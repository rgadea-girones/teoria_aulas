==> flow/design.v <==
module contador_basico (
    clock,areset_n,clear_n, count);
    input clock;
    input areset_n;
    input clear_n;
    output reg [4:0] count;
always @ (posedge clock or negedge areset_n)
    if (!areset_n) 
        begin
            count <= 5'b00000;
        end
    else
        if (clear_n)
            count <= count + 5'b1;
        else
            count <= 5'b00000;
endmodule
module top_alarma (
    clock,areset_n,intruso,inicio, sirena);
    input clock;
    input areset_n;
    input inicio;
    input intruso;
    output reg sirena;
    wire [4:0] count;
    wire resetear_count;  
    contador_basico contador_basico_inst (
        .clock(clock),
        .areset_n(areset_n),
        .clear_n(resetear_count),
        .count(count)
    );
    wire temporizador=  (count==5'b11101);  
    reg [2:0] fstate;
    parameter INICIAL=3'b000,ESPERA=3'b001,ACTIVADA=3'b010, INTRUSO=3'b011, AUN_INTRUSO=3'b100;
    always @ (posedge clock or negedge areset_n)
        if (!areset_n) 
                fstate <= INICIAL;
        else
            case (fstate)
                INICIAL: 
                    if (!inicio)
                        fstate <= INICIAL;
                    else
                        fstate <= ESPERA;
                ESPERA: 
                    if (!inicio)
                        fstate <= INICIAL;
                    else
                        if (temporizador)
                            fstate <= ACTIVADA;
                        else
                            fstate <= ESPERA;
                ACTIVADA: 
                    if (!inicio)
                        fstate <= INICIAL;
                    else
                        if (intruso)
                            fstate <= INTRUSO;
                        else
                            fstate <= ACTIVADA;
                INTRUSO: 
                    if (!inicio)
                        fstate <= INICIAL;
                    else
                        if (temporizador)
                            if (intruso)
                                fstate <= AUN_INTRUSO;
                            else
                                fstate <= ACTIVADA;
                        else
                            fstate <= INTRUSO;
                AUN_INTRUSO: 
                    if (!inicio)
                        fstate <= INICIAL;
                    else
                        if (intruso)
                            fstate <= AUN_INTRUSO;
                        else
                            fstate <= ACTIVADA;
                default:
                    fstate <= INICIAL;	
            endcase
always@(fstate or temporizador or intruso or inicio)
    case (fstate)
        INICIAL: 
            sirena <= 1'b0;
        ESPERA: 
            sirena <= 1'b0;
        ACTIVADA: 
            sirena <= intruso==1'b1 && inicio==1'b1;
        INTRUSO: 
            sirena <= 1'b1;
        AUN_INTRUSO: 
            sirena <= 1'b1;
        default:
            sirena <= 1'b0;
    endcase
assign resetear_count=(fstate==INICIAL || fstate==ACTIVADA)?1'b0:1'b1;
endmodule
* From RTL to reports: top_alarma *
Tool output for the design above, in the order of the flow.
Lines are those of the file above, counted from 1.
Operators carry their Yosys type and port widths (W data, S select, Z words).
Cell names lack the library's common part.
Not given: n/a

inputs
  top = top_alarma
  clock input = clock
  standard-cell library = sky130hd
  corner = tt_025C_1v80

* Word level *
Source: Yosys, flattened and elaborated, memories not mapped. Widths are those after wreduce; folded enables and synchronous resets count as part of the registers. Registers that Yosys merges into a memory's read port (data or address) are not register bits. Print and check cells do not count. Equal cells are merged and count once.

operators by class
  muxes and demuxes = 12
  equal/unequal tests = 5
  $add $sub $neg = 1
  reduce/logical cells = 4

operator list
  cell                   number
  $pmux W3 S5            1
  $mux W3                4
  $eq A3 B2 Y1 const B   2
  $mux W2                3
  $add A5 B1 Y5 const B  1
  $eq A5 B5 Y1 const B   1
  $mux W5                1
  $eq A3 B1 Y1 const B   1
  $eq A3 B3 Y1 const B   1
  $logic_not A3 Y1       1
  $reduce_or A2 Y1       1
  $pmux W1 S2            1
  $mux W1                2
  $logic_and A1 B1 Y1    1
  $logic_or A1 B1 Y1     1

storage and ports
  output and inout bits = 1
  input bits = 4
  word-level cells = 24
  flip-flop bits (word level) = 8

* Logic depth *
Yosys ltp: most cells in a row. Word level: on the elaborated netlist, between registers, memories and ports. Mapped: between sequential cells and ports; inverters and the memories' decode and read muxes count.

logic depth
  depth in word-level cells = 4
  ABC_AREA = 0
  depth in mapped cells = 5
  gate-level depth less buffers = 5

* Netlist *
Yosys stat after the flow's synthesis: flattened, memories mapped to cells. It holds for the ABC_AREA given above (unset counts as 0); a run with the other value may have another netlist.
Totals and module areas in this step are rounded.

cells by type
  cell type  number  total area (um^2)
  dfrtp_1    9       225.216
  dfstp_2    1       26.275
  ha_1       2       25.024
  nor3_1     5       25.024
  xor2_1     2       17.517
  a21oi_1    3       15.014
  nor2_1     3       11.261
  a311o_1    1       10.01
  nand3_1    2       10.01
  and4_1     1       8.758
  xnor2_1    1       8.758
  a22oi_1    1       7.507
  inv_1      2       7.507
  o21bai_1   1       7.507
  nand4_1    1       6.256
  nor2b_1    1       6.256
  buf_2      1       5.005
  o21ai_1    1       5.005
  nand2_1    1       3.754

mapped netlist
  area of sequential cells = 251 um^2
  flip-flop cells = 10
  synthesis area = 432 um^2
  cell count = 39
  buffer cells = 1

The figures by module come from a second, unflattened synthesis with its own total; it is not the netlist above.

unflattened totals
  cell total of the unflattened synthesis = 42
  area total of the unflattened synthesis = 450 um^2

Each row is one instance without its submodules.

by module
  module           instances  area (um^2)  seq. area (um^2)  cells
  top_alarma       1          235          126               24
  contador_basico  1          215          125               18

* Timing after synthesis *
Source: OpenSTA report_checks on the synthesized netlist (no wires, ideal clock, input and output delay 20% of the period each), path of least setup slack; recovery checks are left aside. Register names are those of the netlist, which keeps one name where synthesis merged equal registers.

timing path after synthesis
  path type = input to output
  start = in intruso
  end = out sirena
  data arrival time = 786 ps
  period = 2080 ps
  delay of the path = 370 ps
  path buffers = 0
  stages on the path = 1
  data required time = 1664 ps
  input delay = 416 ps
  launch time at the first pin = 416 ps
  output delay = 416 ps
  path slack = 878 ps
  synthesis period reached = 1202 ps

"delay of the path" is the arrival time less input delay plus setup time.
A path that ends at an output port has no setup time.
"stages on the path" counts driving pins, that of a launching flip-flop among them; a cell with two outputs on the path counts twice.
"synthesis period reached" is the clock period less the worst setup slack; recovery checks do not enter. This is arithmetic on one report: input and output delays are still those of the set period (20% each).
The rows between start and end are the longest chain of elaborated cells between them; the timing report does not say that the signal goes this way. Where chains are equally long, one stands for them.
Each line given opens the expression or statement behind the cell; cells for indexed reads and writes are added by Yosys, which also makes memories of some case tables.

between the ends, after synthesis
  cell sequence = a311o_1
  cells in the longest elaborated chain = 2
  elaborated cells on any way between the ends = 2
  RTL lines with such cells = 2
  classes of those cells = mux (1); reduce/logical (1)

ends and longest elaborated chain, after synthesis
  element              RTL line  source
  start: declaration   23        input intruso;
  $logic_and A1 B1 Y1  91        sirena <= intruso==1'b1 && inicio==1'b1;
  $pmux W1 S2          85        case (fstate)
  end: declaration     24        output reg sirena;

module top_alarma, platform sky130hd, 2 stored runs of the flow under differing settings, order arbitrary. Input and output delays are each 20% of the period that was set; the output load is 0.01 pF.
A setting shown as . is not set for that run.

setting or result       stored run 1  stored run 2
period_ns               1.36          1.81
CORE_UTILIZATION        53            63
PLACE_DENSITY_LB_ADDON  0.03          0.19
CORE_ASPECT_RATIO       0.51          .
CTS_CLUSTER_SIZE        76            .
CTS_CLUSTER_DIAMETER    298           37
MIN_ROUTING_LAYER       met2          .
MAX_ROUTING_LAYER       met4          met4
CAP_MARGIN              20            20
CORE_MARGIN             2             3
SLEW_MARGIN             20            15
SETUP_SLACK_MARGIN      .             -0.18
HOLD_SLACK_MARGIN       .             -0.01

Stored run 1: incomplete, floorplanning halted on PDN-0185
Stored run 2: incomplete, floorplanning halted on PDN-0185
