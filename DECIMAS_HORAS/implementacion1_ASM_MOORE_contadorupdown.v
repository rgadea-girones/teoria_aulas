==> flow/design.v <==
module solucion_moore_2024 (
    clock,areset_n,Key2,Key1, count);
    input clock;
    input areset_n;
    input Key2;
    input Key1;
    output reg [3:0] count;
    reg enable,updown;  
    always @(posedge clock or negedge areset_n)
        if (!areset_n) 
            begin
                count<=4'b0000;
            end
        else 
            if (enable)
                if(updown)
                    count<=count+4'b1;
                else
                    count<=count-4'b1;
    reg [1:0] fstate;
    parameter IDLE=2'b00,SUBIR=2'b01,BAJAR=2'b10,REPOSO=2'b11;
    always @(posedge clock or negedge areset_n)
        if (!areset_n) 
            begin
                fstate <= IDLE;
            end
        else 
            case (fstate)
                IDLE: 
                    if ((Key2 ^ Key1))
                        if (Key2)
                            if (count==4'b0000)
                                fstate<=IDLE;
                            else
                                fstate<=BAJAR;
                        else
                            if (count==4'b1111)
                                fstate<=IDLE;
                            else
                                fstate<=SUBIR;  
                SUBIR: 
                    begin
                        fstate<=REPOSO;  
                    end
                BAJAR: 
                    begin
                        fstate<=REPOSO;  
                    end
                REPOSO: 
                    if (Key2==1'b1 && Key1==1'b1)
                        fstate <= IDLE;                
                default:
                    fstate <= IDLE;    
            endcase
always@(fstate)
    begin
        case(fstate)
            SUBIR: begin enable=1'b1;updown=1'b1; end
            BAJAR: begin enable=1'b1;updown=1'b0; end
            default: begin enable=1'b0;updown=1'b0; end
        endcase
    end
endmodule  
; Step by step through the tools: solucion_moore_2024
; What the tools print for solucion_moore_2024, step after step.
; Lines are those of the file above, counted from 1.
; Operators: Yosys type, input widths -> output width; for muxes data width and select width s.
; Cell names lack the library's common part.
; The mark n/a stands for no value.
[design]
top_module = solucion_moore_2024
clock_port = clock
library = sky130hd
corner = tt_025C_1v80

; Word level
; Yosys after proc, flatten, opt, wreduce and memory -nomap, before mapping. Memory bits, and registers merged into a memory's read port (data or address), are not among the register bits. Print and check cells are not counted. Equal cells are merged and count once.
[word_totals]
elab_cells = 26
out_inout_bits = 4
reg_bits = 6
[op_classes]
bitwise = 1
n_mux = 9
reduce_logical = 6
add_sub_neg = 2
equal = 6
[ops]
columns = op, count
row1 = $mux 2, 4
row2 = $pmux 2 s3, 1
row3 = $eq 2x2->1 const B, 2
row4 = $ne 2x2->1 const B, 2
row5 = $add 4x1->4 const B, 1
row6 = $sub 4x1->4 const B, 1
row7 = $eq 4x4->1 const B, 1
row8 = $logic_not 4->1, 1
row9 = $mux 4, 1
row10 = $reduce_and 3->1, 1
row11 = $reduce_bool 3->1, 1
row12 = $mux 1, 3
row13 = $eq 2x1->1 const B, 1
row14 = $logic_not 2->1, 1
row15 = $reduce_or 2->1, 1
row16 = $xor 1x1->1, 1
row17 = $logic_and 1x1->1, 1

; Depth
; Depth = most cells in a row (Yosys ltp): at word level without a register or memory, in the mapped netlist without a sequential cell, where the memories' decode and read muxes count.
[logic_depth]
word_depth = 5
ABC_AREA = 0
ltp_mapped = 5
ltp_nobuf = 5

; After synthesis
; Source: synth_stat.txt of the flow (Yosys; design flattened, memories mapped). It holds for the ABC_AREA given above (unset counts as 0); a run with the other value may have another netlist.
; Totals and module areas in this step are rounded.
[mapped]
n_buf = 0
ff_cells = 8
seqArea_um2 = 200
mapped_cells = 36
mapped_area_um2 = 420
[types]
columns = cell, count, type_area_um2
row1 = dfrtp_1, 7, 175.168
row2 = ha_1, 3, 37.536
row3 = dfstp_2, 1, 26.275
row4 = fa_1, 1, 20.019
row5 = nand2b_1, 3, 18.768
row6 = xnor2_1, 2, 17.517
row7 = mux2_2, 1, 11.261
row8 = nand4bb_1, 1, 11.261
row9 = o41a_1, 1, 11.261
row10 = a22o_2, 1, 10.01
row11 = nand3_1, 2, 10.01
row12 = o21ai_0, 2, 10.01
row13 = a22o_1, 1, 8.758
row14 = a41oi_1, 1, 8.758
row15 = and3_2, 1, 7.507
row16 = inv_1, 2, 7.507
row17 = and3_1, 1, 6.256
row18 = nand4_1, 1, 6.256
; Not listed: further types 4, cells in them 4.

; Timing after synthesis
; Source: OpenSTA report_checks on the synthesized netlist (no wires, ideal clock, input and output delay 20% of the period each), path of least setup slack; recovery checks are left aside. Register names are those of the netlist, which keeps one name where synthesis merged equal registers.
[synth_timing]
path_type = reg-to-reg
from = register count[0]
to = register count[1]
n_path_buf = 0
t_required_ns = 2.645
clock_period_ns = 2.77
setup_ns = 0.125
t_first_pin_ns = 0.000
path_slack_ns = 1.460
stages = 3
delay_ns = 1.311
arrival_time_ns = 1.186
period_less_setup_slack_ns = 1.31
; "delay_ns" is the arrival time less input delay plus setup time.
; "stages" counts driving pins, that of a launching flip-flop among them; a cell with two outputs on the path counts twice.
; "period_less_setup_slack_ns" = period - worst setup slack (recovery checks aside). The figure is calculated, with input and output delays left at 20% of the set period.
; The rows between start and end are the longest chain of elaborated cells between them; the timing report does not say that the signal goes this way. Where chains are equally long, one stands for them.
; A line is the first line of the expression or statement that the cell stems from. Yosys adds cells for indexed reads and writes and turns some case tables into memories.
; At most two assigning lines are given for a register; there are more.
[synth_via]
path_cell_list = dfrtp_1 > fa_1 > mux2_2
elab_chain_cells = 2
cells_between = 3
lines_between = 3
classes_between = add/sub (2); mux (1)
[synth_rtl]
columns = item, line
row1 = from (decl), 7  ; output reg [3:0] count;
row2 = from (assign), 17  ; count<=count+4'b1;
row3 = from (assign), 19  ; count<=count-4'b1;
row4 = $sub 4x1->4, 19
row5 = $mux 4, 16  ; if(updown)
row6 = to (assign), 17
row7 = to (assign), 19
row8 = to (decl), 7

; Worst path after layout
; Path of least setup slack in the final report of run 1 (OpenROAD, finished layout, wires in). Where an end is a register, its clock arrival counts in the times.
[layout_timing]
path_type = reg-to-reg
from = register count[0]
to = register count[1]
setup_ns = 0.12
arrival_time_ns = 1.46
path_slack_ns = -0.13
n_path_buf = 0
clock_period_ns = 1.19
t_required_ns = 1.33
t_first_pin_ns = 0.25
stages = 3
; The rows between start and end are the longest chain of elaborated cells between them; the timing report does not say that the signal goes this way. Where chains are equally long, one stands for them.
; At most two assigning lines are given for a register; there are more.
[layout_via]
path_cell_list = dfrtp_2 > fa_1 > mux2_2
elab_chain_cells = 2
cells_between = 3
lines_between = 3
classes_between = add/sub (2); mux (1)
[layout_rtl]
columns = item, line
row1 = from (decl), 7  ; output reg [3:0] count;
row2 = from (assign), 17  ; count<=count+4'b1;
row3 = from (assign), 19  ; count<=count-4'b1;
row4 = $sub 4x1->4, 19
row5 = $mux 4, 16  ; if(updown)
row6 = to (assign), 17
row7 = to (assign), 19
row8 = to (decl), 7

; Design solucion_moore_2024 on sky130hd. What follows are 2 stored runs of the flow, each under its own settings; their order means nothing. The constraints put input and output delay at 20% of the set period each and load the outputs with 0.01 pF.
; "achievedPeriod_ns" means the clock period less the worst setup slack. The figure is calculated, with input and output delays left at 20% of the set period.
; "worstPathTime_ns" = time allowed to the worst setup path (clock period - input delay - output delay, where it has them) - its slack; a late launch clock adds to it, a late capture clock takes from it.
; "fin_power_w" is the tool's figure for a default switching activity; nothing was simulated.
; Measured values are rounded.

[run 1: settings]
period_ns = 1.19
CORE_UTILIZATION = 33
PLACE_DENSITY_LB_ADDON = 0.02
HOLD_SLACK_MARGIN = 0.05
CORE_MARGIN = 6
GPL_TIMING_DRIVEN = 0
GPL_ROUTABILITY_DRIVEN = 1
CTS_CLUSTER_SIZE = 77
CTS_CLUSTER_DIAMETER = 39
CAP_MARGIN = 20
SLEW_MARGIN = 20
[run 1: results]
synth_area_um2 = 420
design.die.area_um2 = 2300
finalCellArea_um2 = 600
post_route_util_pct = 52
worst_setup_slack_ns = -0.13
tns_setup_ns = -0.29
fin_power_w = 0.0015
achievedPeriod_ns = 1.320
worstPathTime_ns = 1.32
critical_path_type = reg-to-reg

[run 2: settings]
period_ns = 1.27
CORE_UTILIZATION = 45
SETUP_SLACK_MARGIN = 0.28
PLACE_DENSITY = 0.83
GPL_TIMING_DRIVEN = 1
GPL_ROUTABILITY_DRIVEN = 1
CTS_CLUSTER_SIZE = 34
CTS_CLUSTER_DIAMETER = 173
MAX_ROUTING_LAYER = met4
CAP_MARGIN = 20
CORE_MARGIN = 2
SLEW_MARGIN = 20
[run 2: results]
outcome = no results, floorplanning failed with PDN-0185
